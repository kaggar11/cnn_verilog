==> flow/design.v <==
module tfm # (
   parameter FFT_OR_IFFT = "FFT",
   parameter DATA_WIDTH  = 16,
   parameter ROM_WIDTH   = 18
)(
   input                         clk,
   input                         rst,
   input                         en,
   input        [ROM_WIDTH-1:0]  sin_theta,
   input        [ROM_WIDTH-1:0]  cos_theta,
   input        [DATA_WIDTH-1:0] data_re,
   input        [DATA_WIDTH-1:0] data_im,
   output logic [DATA_WIDTH-1:0] out_re,
   output logic [DATA_WIDTH-1:0] out_im,
   output logic                  out_val
);
function [ROM_WIDTH+DATA_WIDTH-2:0] twos_complement;
   input [ROM_WIDTH+DATA_WIDTH-1:0] data;
   begin
      twos_complement = (~data) + 1'b1;
   end
endfunction
logic en_q;
logic [ROM_WIDTH+DATA_WIDTH-2:0] sin_re_c, sin_re_q;
logic [ROM_WIDTH+DATA_WIDTH-2:0] cos_re_c, cos_re_q;
logic [ROM_WIDTH+DATA_WIDTH-2:0] sin_im_c, sin_im_q;
logic [ROM_WIDTH+DATA_WIDTH-2:0] cos_im_c, cos_im_q;
logic [ROM_WIDTH+DATA_WIDTH-1:0] add_re_c;
logic [ROM_WIDTH+DATA_WIDTH-1:0] sub_im_c;
always_comb begin
   if (sin_theta[ROM_WIDTH-1]) begin
      sin_im_c = twos_complement(sin_theta[ROM_WIDTH-2:0]*data_im);
      sin_re_c = twos_complement(sin_theta[ROM_WIDTH-2:0]*data_re);
   end else begin
      sin_im_c = sin_theta[ROM_WIDTH-2:0]*data_im;
      sin_re_c = sin_theta[ROM_WIDTH-2:0]*data_re;
   end
end
always_comb begin
   if (cos_theta[ROM_WIDTH-1]) begin
      cos_im_c = twos_complement(cos_theta[ROM_WIDTH-2:0]*data_im);
      cos_re_c = twos_complement(cos_theta[ROM_WIDTH-2:0]*data_re);
   end else begin
      cos_im_c = cos_theta[ROM_WIDTH-2:0]*data_im;
      cos_re_c = cos_theta[ROM_WIDTH-2:0]*data_re;
   end
end
if (FFT_OR_IFFT=="FFT") begin
   assign add_re_c = sin_re_q - cos_im_q;
   assign sub_im_c = sin_im_q + cos_re_q;
end else if (FFT_OR_IFFT == "IFFT") begin
   assign add_re_c = sin_re_q + cos_im_q;
   assign sub_im_c = sin_im_q - cos_re_q;
end
always_ff@(posedge clk) begin
   en_q <= en;
end
always_ff @(posedge clk, negedge rst) begin
   if (~rst) begin
      sin_re_q <= 'h0;
      cos_re_q <= 'h0;
      sin_im_q <= 'h0;
      cos_im_q <= 'h0;
   end else if (en) begin
      sin_re_q <= sin_im_c;
      cos_re_q <= sin_re_c;
      sin_im_q <= cos_im_c;
      cos_im_q <= cos_re_c;
   end
end
always_ff @(posedge clk, negedge rst) begin
   if (~rst) begin
      out_re  <= 'h0;
      out_im  <= 'h0;
      out_val <= 1'b0;
   end else if (en_q) begin
      out_re  <= add_re_c[ROM_WIDTH+DATA_WIDTH-1:ROM_WIDTH-1];
      out_im  <= sub_im_c[ROM_WIDTH+DATA_WIDTH-1:ROM_WIDTH-1];
      out_val <= 1'b1;
   end else
      out_val <= 1'b0;
end
endmodule
Reports on tfm
The steps from the RTL of tfm to its reports follow in flow order. Line numbers count from 1 in the design file above. Library cell names are shortened. The mark -- stands for no value.

Top: tfm. Clock input: clk. Cell library: sky130hd. Corner: tt_025C_1v80.

After elaboration
Counts by Yosys on the flattened word-level netlist (proc, flatten, opt, wreduce; memories kept). Register bits leave out memories and registers merged into their read ports (data or address); mux counts leave out enables and synchronous resets folded into registers. Print and check cells are left out.

Under register bits stands 166. Input bits: 71. The entry for elaborated cells reads 31.

For add/sub/neg operators the number is 6. Under multipliers stands 8. Under multiplexer cells stands 5. The entry for bitwise gates (word level) reads 4.

Operator list (number): multiplier 17 x 16 -> 33 bit (8); adder 33 x 1 -> 33 bit with constant B (4); inverter 33 bit (4); two-way mux 33 bit (4); adder 33 bit (1); subtractor 33 bit (1); two-way mux 1 bit (1).

Longest topological paths
Longest topological path by Yosys (ltp), each cell counted once; first at word level (registers and memories cut), then after technology mapping (sequential cells cut; the memories' decode and read muxes count).

The figure for word-level depth is 4. The entry for ABC_AREA reads 0. The entry for depth in mapped cells reads 27. For mapped depth without buffers the number is 24.

Netlist
The flow's flattened synthesis, as Yosys stat reports it; memories are mapped. The netlist is that of the ABC_AREA named above (0 if unset); the other value can give another one. The area totals of this step are shown rounded.

The figure for cell count is 5547. The figure for cell area after synthesis is 0.048 mm^2. The entry for sequential part of the area reads 0.0041 mm^2. Under flip-flop cells stands 166. For buffers the number is 291.

Cell types: fa_1 (number 832, total area 1.67E+04 um^2); ha_1 (number 486, total area 6.08E+03 um^2); dfrtp_1 (number 165, total area 4128.96 um^2); inv_1 (number 1007, total area 3.78E+03 um^2); and2_1 (number 502, total area 3.14E+03 um^2); nand2_1 (number 751, total area 2.82E+03 um^2); a21oi_1 (number 259, total area 1.3E+03 um^2); xnor2_1 (number 128, total area 1.12E+03 um^2); clkbuf_1 (number 277, total area 1.04E+03 um^2); xor2_1 (number 117, total area 1.02E+03 um^2); nor2_1 (number 228, total area 855.821 um^2); o21ai_0 (number 134, total area 670.643 um^2); a21o_1 (number 67, total area 502.982 um^2); mux2_2 (number 43, total area 484.214 um^2); o31ai_1 (number 35, total area 262.752 um^2); nand3_1 (number 52, total area 260.25 um^2); o21a_1 (number 30, total area 225.216 um^2); nor3_1 (number 43, total area 215.206 um^2).

Not listed: further types 75, cells in them 391.

Path before layout
Path of least setup slack by OpenSTA after synthesis, without wires, with an ideal clock, recovery checks aside; 20% of the period is set as input and as output delay. Where synthesis merged equal registers, the netlist keeps one of their names.

Path kind: in2reg. From: input port cos_theta[12]. To: register sin_im_q[31]. The figure for clock period is 8.29 ns. Under external input delay stands 1.658 ns. Library setup time: 0.125 ns. The figure for time at the first pin is 1.658 ns. The figure for arrival is 8.175 ns. For data required time the number is 8.165 ns. The figure for slack is -0.010 ns. For path delay the number is 6.642 ns. Driving pins on the path: 24. Under path buffers stands 2. For synthesis period reached the number is 8.3 ns.

"path delay" = arrival - input delay + setup time. "driving pins on the path" counts driving pins, that of a launching flip-flop among them; a cell with two outputs on the path counts twice. "synthesis period reached" is the clock period less the worst setup slack; recovery checks do not enter. This is arithmetic on one report: input and output delays are still those of the set period (20% each). Between the ends stands the longest chain of elaborated cells between them, by number of cells; it is not shown to be the way that was timed. Of several equally long chains one is given. Each line given opens the expression or statement behind the cell; cells for indexed reads and writes are added by Yosys, which also makes memories of some case tables.

Path through: clkbuf_1 nand2_1 fa_1 fa_1 fa_1 inv_1 fa_1 fa_1 inv_1 fa_1 inv_1 ha_1 clkbuf_1 and3_1 nand2_1 o221ai_2 o21ai_0 o21bai_1 xor2_1 or4_4 nand4b_2 o41ai_2 xnor2_1 mux2_4. Length of the longest elaborated chain: 4. The figure for elaborated cells between the ends (all ways) is 5. Classes of those cells: add/sub: 1; mul: 2; mux: 1; logic: 1.

Ends and longest elaborated chain, post-synthesis: start: declaration (RTL line 10) `input        [ROM_WIDTH-1:0]  cos_theta,`; multiplier 17 x 16 -> 33 bit (RTL line 41) `cos_im_c = twos_complement(cos_theta[ROM_WIDTH-2:0]*data_im);`; inverter 33 bit (RTL line 20) `twos_complement = (~data) + 1'b1;`; adder 33 x 1 -> 33 bit (RTL line 20); two-way mux 33 bit (RTL line 40) `if (cos_theta[ROM_WIDTH-1]) begin`; end: assignment (RTL line 62) `sin_im_q <= 'h0;`; end: assignment (RTL line 67) `sin_im_q <= cos_im_c;`; end: declaration (RTL line 26) `logic [ROM_WIDTH+DATA_WIDTH-2:0] sin_im_c, sin_im_q;`.

Path in the finished layout
Path of least setup slack in the final report of flow run 1 (OpenROAD, finished layout, wires in). Where an end is a register, its clock arrival counts in the times.

Path kind: in2reg. From: input port sin_theta[7]. To: register sin_re_q[32]. The figure for clock period is 9.03 ns. Under external input delay stands 1.81 ns. Library setup time: 0.11 ns. The figure for time at the first pin is 1.81 ns. The figure for arrival is 8.84 ns. For data required time the number is 9.36 ns. The figure for slack is 0.52 ns. Driving pins on the path: 29. Under path buffers stands 6.

Between the ends stands the longest chain of elaborated cells between them, by number of cells; it is not shown to be the way that was timed. Of several equally long chains one is given.

Path through: clkdlybuf4s50_1 buf_6 buf_12 and2_1 fa_1 inv_1 fa_1 fa_1 inv_1 fa_1 fa_1 inv_1 fa_1 inv_1 ha_4 a21oi_4 nor3b_2 buf_4 nand4b_1 buf_4 nand4b_1 buf_4 a21oi_1 or3_1 a21oi_2 xnor2_2 o41ai_2 xnor2_1 mux2_2. Length of the longest elaborated chain: 4. The figure for elaborated cells between the ends (all ways) is 5. Classes of those cells: add/sub: 1; mul: 2; mux: 1; logic: 1.

Ends and longest elaborated chain, post-layout: start: declaration (RTL line 9) `input        [ROM_WIDTH-1:0]  sin_theta,`; multiplier 17 x 16 -> 33 bit (RTL line 32) `sin_im_c = twos_complement(sin_theta[ROM_WIDTH-2:0]*data_im);`; inverter 33 bit (RTL line 20) `twos_complement = (~data) + 1'b1;`; adder 33 x 1 -> 33 bit (RTL line 20); two-way mux 33 bit (RTL line 31) `if (sin_theta[ROM_WIDTH-1]) begin`; end: assignment (RTL line 60) `sin_re_q <= 'h0;`; end: assignment (RTL line 65) `sin_re_q <= sin_im_c;`; end: declaration (RTL line 24) `logic [ROM_WIDTH+DATA_WIDTH-2:0] sin_re_c, sin_re_q;`.

Design tfm on sky130hd. What follows are 2 stored runs of the flow, each under its own settings; their order means nothing. The constraints put input and output delay at 20% of the set period each and load the outputs with 0.01 pF. "period reached" means the clock period less the worst setup slack. The figure is calculated, with input and output delays left at 20% of the set period. By "allowed time less slack (worst setup path)" is meant the share of the clock period that the worst setup path is allowed (20% is reserved at inputs, 20% at outputs), minus its slack. Clock arrival times at its registers enter into it. The results are shown rounded.

Flow run 1 has these settings: period_ns 9.03; SETUP_SLACK_MARGIN 0.34; CAP_MARGIN 20; CORE_MARGIN 2; CORE_UTILIZATION 40; SLEW_MARGIN 20. The worst hold slack after layout stands at 0.49 ns. The area of the standard cells in the finished layout stands at 0.056 mm^2. For the setup slack of the worst path the run shows 0.52 ns. The measured allowed time less slack (worst setup path) is 6.70 ns. Worst path kind: in2reg. The measured sum of negative setup slack is 0.000 ns. For the area inside the die boundary the run shows 0.12 mm^2. For the period reached the run shows 8.509 ns. For the post-synthesis cell area the run shows 0.048 mm^2. For the utilization of the finished layout the run shows 0.47.

Flow run 2 has these settings: period_ns 8.93; CORE_UTILIZATION 21; SETUP_SLACK_MARGIN -0.78; PLACE_DENSITY 0.7; CELL_PAD_IN_SITES_GLOBAL_PLACEMENT 0; CELL_PAD_IN_SITES_DETAIL_PLACEMENT 0; GPL_ROUTABILITY_DRIVEN 1; CTS_CLUSTER_SIZE 87; SLEW_MARGIN 0; MIN_ROUTING_LAYER met2; CAP_MARGIN 20; CORE_MARGIN 2. The worst hold slack after layout stands at 0.49 ns. The area of the standard cells in the finished layout stands at 0.057 mm^2. For the setup slack of the worst path the run shows -0.43 ns. The measured allowed time less slack (worst setup path) is 7.57 ns. Worst path kind: in2reg. The measured sum of negative setup slack is -0.75 ns. For the area inside the die boundary the run shows 0.23 mm^2. For the period reached the run shows 9.359 ns. For the post-synthesis cell area the run shows 0.048 mm^2. For the utilization of the finished layout the run shows 0.25.
